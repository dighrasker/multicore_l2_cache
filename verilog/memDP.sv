==> flow/design.v <==
module memDP
  #(parameter WIDTH      = 32,
    parameter DEPTH      = 32,
    parameter READ_PORTS = 1,
    parameter BYPASS_EN  = 0    
   )
   ( 
    input                                            clock,
    input                                            reset,
    input        [READ_PORTS-1:0]                    re,      
    input        [READ_PORTS-1:0][$clog2(DEPTH)-1:0] raddr,   
    output logic [READ_PORTS-1:0][WIDTH        -1:0] rdata,   
    input                                            we,      
    input                       [$clog2(DEPTH)-1:0]  waddr,   
    input                       [WIDTH        -1:0]  wdata    
   );
logic [DEPTH-1:0][WIDTH-1:0]  memData;
genvar i;
generate
    for (i = 0; i < READ_PORTS; i++) begin
        always_comb begin
            if (BYPASS_EN != 0) begin : bypass_path
                if (re[i]) begin
                    if (we && (raddr[i] == waddr))
                        rdata[i] = wdata;
                    else
                        rdata[i] = memData[raddr[i]];  
                end else begin
                    rdata[i] = '0;
                end
            end else begin : non_bypass_path
                rdata[i] = re[i] ? memData[raddr[i]] : '0;
            end
        end
    end
endgenerate
always_ff @(posedge clock) begin
    if (reset) begin
        memData        <= '0;
    end else if (we) begin
        memData[waddr] <= wdata;  
    end
end
endmodule
-- Reports on memDP
Tool output for the design above, in the order of the flow.
Lines are those of the file above, counted from 1.
Operators: Yosys type, input widths -> output width; for muxes data width and select width s.
Cell names lack the library's common part.
The mark n/a stands for no value.
- top module: memDP
- clock: clock
- library: sky130hd
- timing corner: tt_025C_1v80

-- After elaboration
Source: Yosys, flattened and elaborated, memories not mapped. Widths are those after wreduce; folded enables and synchronous resets count as part of the registers. Registers that Yosys merges into a memory's read port (data or address) are not register bits. Print and check cells do not count. Equal cells are merged and count once.
- register bits: 1024
- noted bits in writable memories: 0
- output and inout bits: 32
- bits in read-only memories: 0
- latch bits at 0
- noted word-level cells: 9
- word width x clocked read ports at 0
- input bits: 46
- memories kept: 0
- noted $add $sub $neg: 1
- bitwise operators: 3
- magnitude comparators: 0
- noted shift operators: 3
- muxes and demuxes: 1
- reductions and logical operators at 0
- div/mod/pow operators: 0
- equality and inequality tests: 0
- multipliers at 0
- operators by type and width (operator ; number):
    $and 1024x1024->1024 ; 1
    $or 1024x1024->1024 ; 1
    $shiftx 1024x11->32 ; 1
    $not 1024->1024 ; 1
    $shift 32x33->1024 ; 1
    $shift 32x33->1024 const A ; 1
    $neg 10->33 ; 1
    $mux 32 ; 1

-- Depth
Yosys ltp: most cells in a row. Word level: on the elaborated netlist, between registers, memories and ports. Mapped: between sequential cells and ports; inverters and the memories' decode and read muxes count.
- noted word-level depth: 5
- ABC_AREA at 0
- gate-level depth with buffers at 15

-- Mapped cells and area
The flow's flattened synthesis, as Yosys stat reports it; memories are mapped. The netlist is that of the ABC_AREA named above (0 if unset); the other value can give another one.
- buffers: 734
- noted cells in the netlist: 5262
- cell area after synthesis at 0.0486366 mm^2
- sequential area at 0.0204997 mm^2
- mapped flip-flops: 1024
- cells by type (cell ; number ; area in all (um^2)):
    dfxtp_1 ; 1024 ; 2.05E+04
    mux4_2 ; 224 ; 5.04E+03
    a21oi_1 ; 804 ; 4.02E+03
    o31ai_1 ; 385 ; 2.89E+03
    mux2i_1 ; 288 ; 2.88E+03
    nand4_1 ; 420 ; 2627.52
    clkbuf_1 ; 539 ; 2023.19
    nand2b_1 ; 260 ; 1626.56
    nand2_1 ; 405 ; 1.52E+03
    o21ai_0 ; 248 ; 1241.19
    nand3_1 ; 201 ; 1.01E+03
    mux2_2 ; 64 ; 720.691
    buf_2 ; 83 ; 415.398
    buf_1 ; 97 ; 364.099
    o221ai_1 ; 33 ; 289.027
    a22oi_1 ; 32 ; 240.23
    a221oi_1 ; 24 ; 210.202
    a31oi_1 ; 32 ; 200.192
Not listed: further types 36, cells in them 99.

-- Worst setup path after synthesis
Path of least setup slack by OpenSTA after synthesis, without wires, with an ideal clock, recovery checks aside; 20% of the period is set as input and as output delay. Where synthesis merged equal registers, the netlist keeps one of their names.
- path kind: input to register
- start point: input port waddr[0]
- end point: register memData
- arrival time at 3.828 ns
- noted delay of the path: 2.942 ns
- driving pins on the path at 12
- noted launch time at the first pin: 1.012 ns
- data required time at 4.934 ns
- path slack at 1.105 ns
- noted library setup time: 0.126 ns
- buffers on the path at 4
- period: 5.06 ns
- external input delay: 1.012 ns
- synthesis period reached at 3.955 ns
"delay of the path" is the arrival time less input delay plus setup time.
"driving pins on the path" counts driving pins, that of a launching flip-flop among them; a cell with two outputs on the path counts twice.
"synthesis period reached" = period - worst setup slack (recovery checks aside). The figure is calculated, with input and output delays left at 20% of the set period.
Where an end lacks its bit number, it is one bit of the signal, or one of the new flip-flops if synthesis recoded a state register.
The rows between start and end are the longest chain of elaborated cells between them; the timing report does not say that the signal goes this way. Where chains are equally long, one stands for them.
Each line given opens the expression or statement behind the cell; cells for indexed reads and writes are added by Yosys, which also makes memories of some case tables.
- cells stage by stage: clkbuf_1 clkinv_1 ha_1 clkbuf_1 nor3b_1 ha_1 clkbuf_1 nand2_1 a21oi_1 o2111ai_1 buf_2 mux2i_1
- cells in the longest elaborated chain at 5
- ends and longest elaborated chain, after synthesis (element ; line ; RTL):
    start: declaration ; 14 ; input                       [$clog2(DEPTH)-1:0]  waddr,
    $neg 10->33 ; 41 ; memData[waddr] <= wdata;
    $shift 32x33->1024 ; 41 ;
    $not 1024->1024 ; 41 ;
    $and 1024x1024->1024 ; 41 ;
    $or 1024x1024->1024 ; 41 ;
    end: assignment ; 39 ; memData        <= '0;
    end: assignment ; 41 ;
    end: declaration ; 17 ; logic [DEPTH-1:0][WIDTH-1:0]  memData;

-- Worst path after layout
From the final timing report of run 1: the path of least setup slack in the routed layout; clock arrival at registers is part of the times.
- path kind: input to output
- start point: input port raddr
- end point: output port rdata
- output delay at 0.78 ns
- arrival time at 3.23 ns
- data required time at 3.14 ns
- noted launch time at the first pin: 0.78 ns
- external input delay: 0.78 ns
- period: 3.92 ns
- driving pins on the path at 8
- path slack at -0.09 ns
- buffers on the path at 5
Where an end lacks its bit number, it is one bit of the signal, or one of the new flip-flops if synthesis recoded a state register.
The rows between start and end are the longest chain of elaborated cells between them; the timing report does not say that the signal goes this way. Where chains are equally long, one stands for them.
- cells stage by stage: clkbuf_4 buf_12 and2_1 buf_12 a22oi_1 a31oi_1 buf_4 clkdlybuf4s50_1
- cells in the longest elaborated chain at 2
- ends and longest elaborated chain, post-layout (element ; line ; RTL):
    start: declaration ; 11 ; input        [READ_PORTS-1:0][$clog2(DEPTH)-1:0] raddr,
    $shiftx 1024x11->32 ; 32 ; rdata[i] = re[i] ? memData[raddr[i]] : '0;
    $mux 32 ; 32 ;
    end: declaration ; 12 ; output logic [READ_PORTS-1:0][WIDTH        -1:0] rdata,

Add stored flow runs of memDP

Measured data: module memDP, platform sky130hd, 2 stored runs of the flow under differing settings, order arbitrary. Input and output delays are each 20% of the period that was set; the output load is 0.01 pF.
"period reached" is the run's clock period less its worst setup slack. It is reckoned from that one timing run; input and output delays stay at 20% of the period that was set.
"time used up by the worst setup path": the worst setup path's part of the clock period (all of it between registers, 20% less for each end at a port) less its slack. A launch clock that arrives late makes it longer, a capture clock that arrives late makes it shorter.
By "power" is meant OpenSTA's value without simulated activity: inputs other than the clock are taken to toggle once in ten clock periods, and the tool carries that through the logic.

Run 1

==> flow/run.sh <==
#!/bin/bash
# the make line also repeats the synthesis and layout settings of config.mk as NAME=value (left out here)
make -C /OpenROAD-flow-scripts/flow DESIGN_CONFIG=/design/flow/config.mk WORK_HOME=/design/flow/orfs CLKGATE_MAP_FILE= finish
==> flow/config.mk <==
export PLATFORM = sky130hd
export DESIGN_NAME = memDP
export DESIGN_NICKNAME = memDP
export VERILOG_FILES = /design/flow/design.v
export SDC_FILE = /design/flow/constraint.sdc
export NUM_CORES = 4
export LEC_CHECK = 0
export CAP_MARGIN = 20
export CELL_PAD_IN_SITES_GLOBAL_PLACEMENT = 0
export CORE_MARGIN = 2
export CORE_UTILIZATION = 24
export CTS_CLUSTER_DIAMETER = 274
export MAX_ROUTING_LAYER = met5
export MIN_ROUTING_LAYER = met1
export PLACE_DENSITY = 0.8
export SLEW_MARGIN = 30
==> flow/constraint.sdc <==
create_clock -name core_clock -period 3.92 [get_ports {clock}]
set_input_delay 0.7840 -clock core_clock [delete_from_list [all_inputs] [get_ports {clock}]]
set_output_delay 0.7840 -clock core_clock [all_outputs]
set_load 0.01 [all_outputs]

Measured in run 1:
- period reached at 4.014 ns
- final utilization: 28.5%
- die outline area at 0.20627 mm^2
- smallest hold slack: 0.455 ns
- noted the standard-cell area of the final layout: 0.0574326 mm^2
- time used up by the worst setup path at 2.45 ns
- type of the worst setup path: input to output
- synthesis area at 0.0486366 mm^2
- noted the power: 22779 uW
- total negative setup slack: -0.135 ns
- worst setup slack after layout: -0.094 ns

Run 2

==> flow/run.sh <==
#!/bin/bash
# the make line also repeats the synthesis and layout settings of config.mk as NAME=value (left out here)
make -C /OpenROAD-flow-scripts/flow DESIGN_CONFIG=/design/flow/config.mk WORK_HOME=/design/flow/orfs CLKGATE_MAP_FILE= finish
==> flow/config.mk <==
export PLATFORM = sky130hd
export DESIGN_NAME = memDP
export DESIGN_NICKNAME = memDP
export VERILOG_FILES = /design/flow/design.v
export SDC_FILE = /design/flow/constraint.sdc
export NUM_CORES = 4
export LEC_CHECK = 0
export CAP_MARGIN = 20
export CELL_PAD_IN_SITES_DETAIL_PLACEMENT = 1
export CORE_MARGIN = 2
export CORE_UTILIZATION = 57
export CTS_CLUSTER_DIAMETER = 168
export MIN_ROUTING_LAYER = met1
export PLACE_DENSITY_LB_ADDON = 0.17
export SLEW_MARGIN = 20
==> flow/constraint.sdc <==
create_clock -name core_clock -period 4.99 [get_ports {clock}]
set_input_delay 0.9980 -clock core_clock [delete_from_list [all_inputs] [get_ports {clock}]]
set_output_delay 0.9980 -clock core_clock [all_outputs]
set_load 0.01 [all_outputs]

Measured in run 2:
- period reached at 5.096 ns
- final utilization: 64.7%
- die outline area at 0.0876811 mm^2
- smallest hold slack: 0.463 ns
- noted the standard-cell area of the final layout: 0.0548764 mm^2
- time used up by the worst setup path at 3.10 ns
- type of the worst setup path: input to output
- synthesis area at 0.0486366 mm^2
- noted the power: 19587 uW
- total negative setup slack: -0.152 ns
- worst setup slack after layout: -0.106 ns
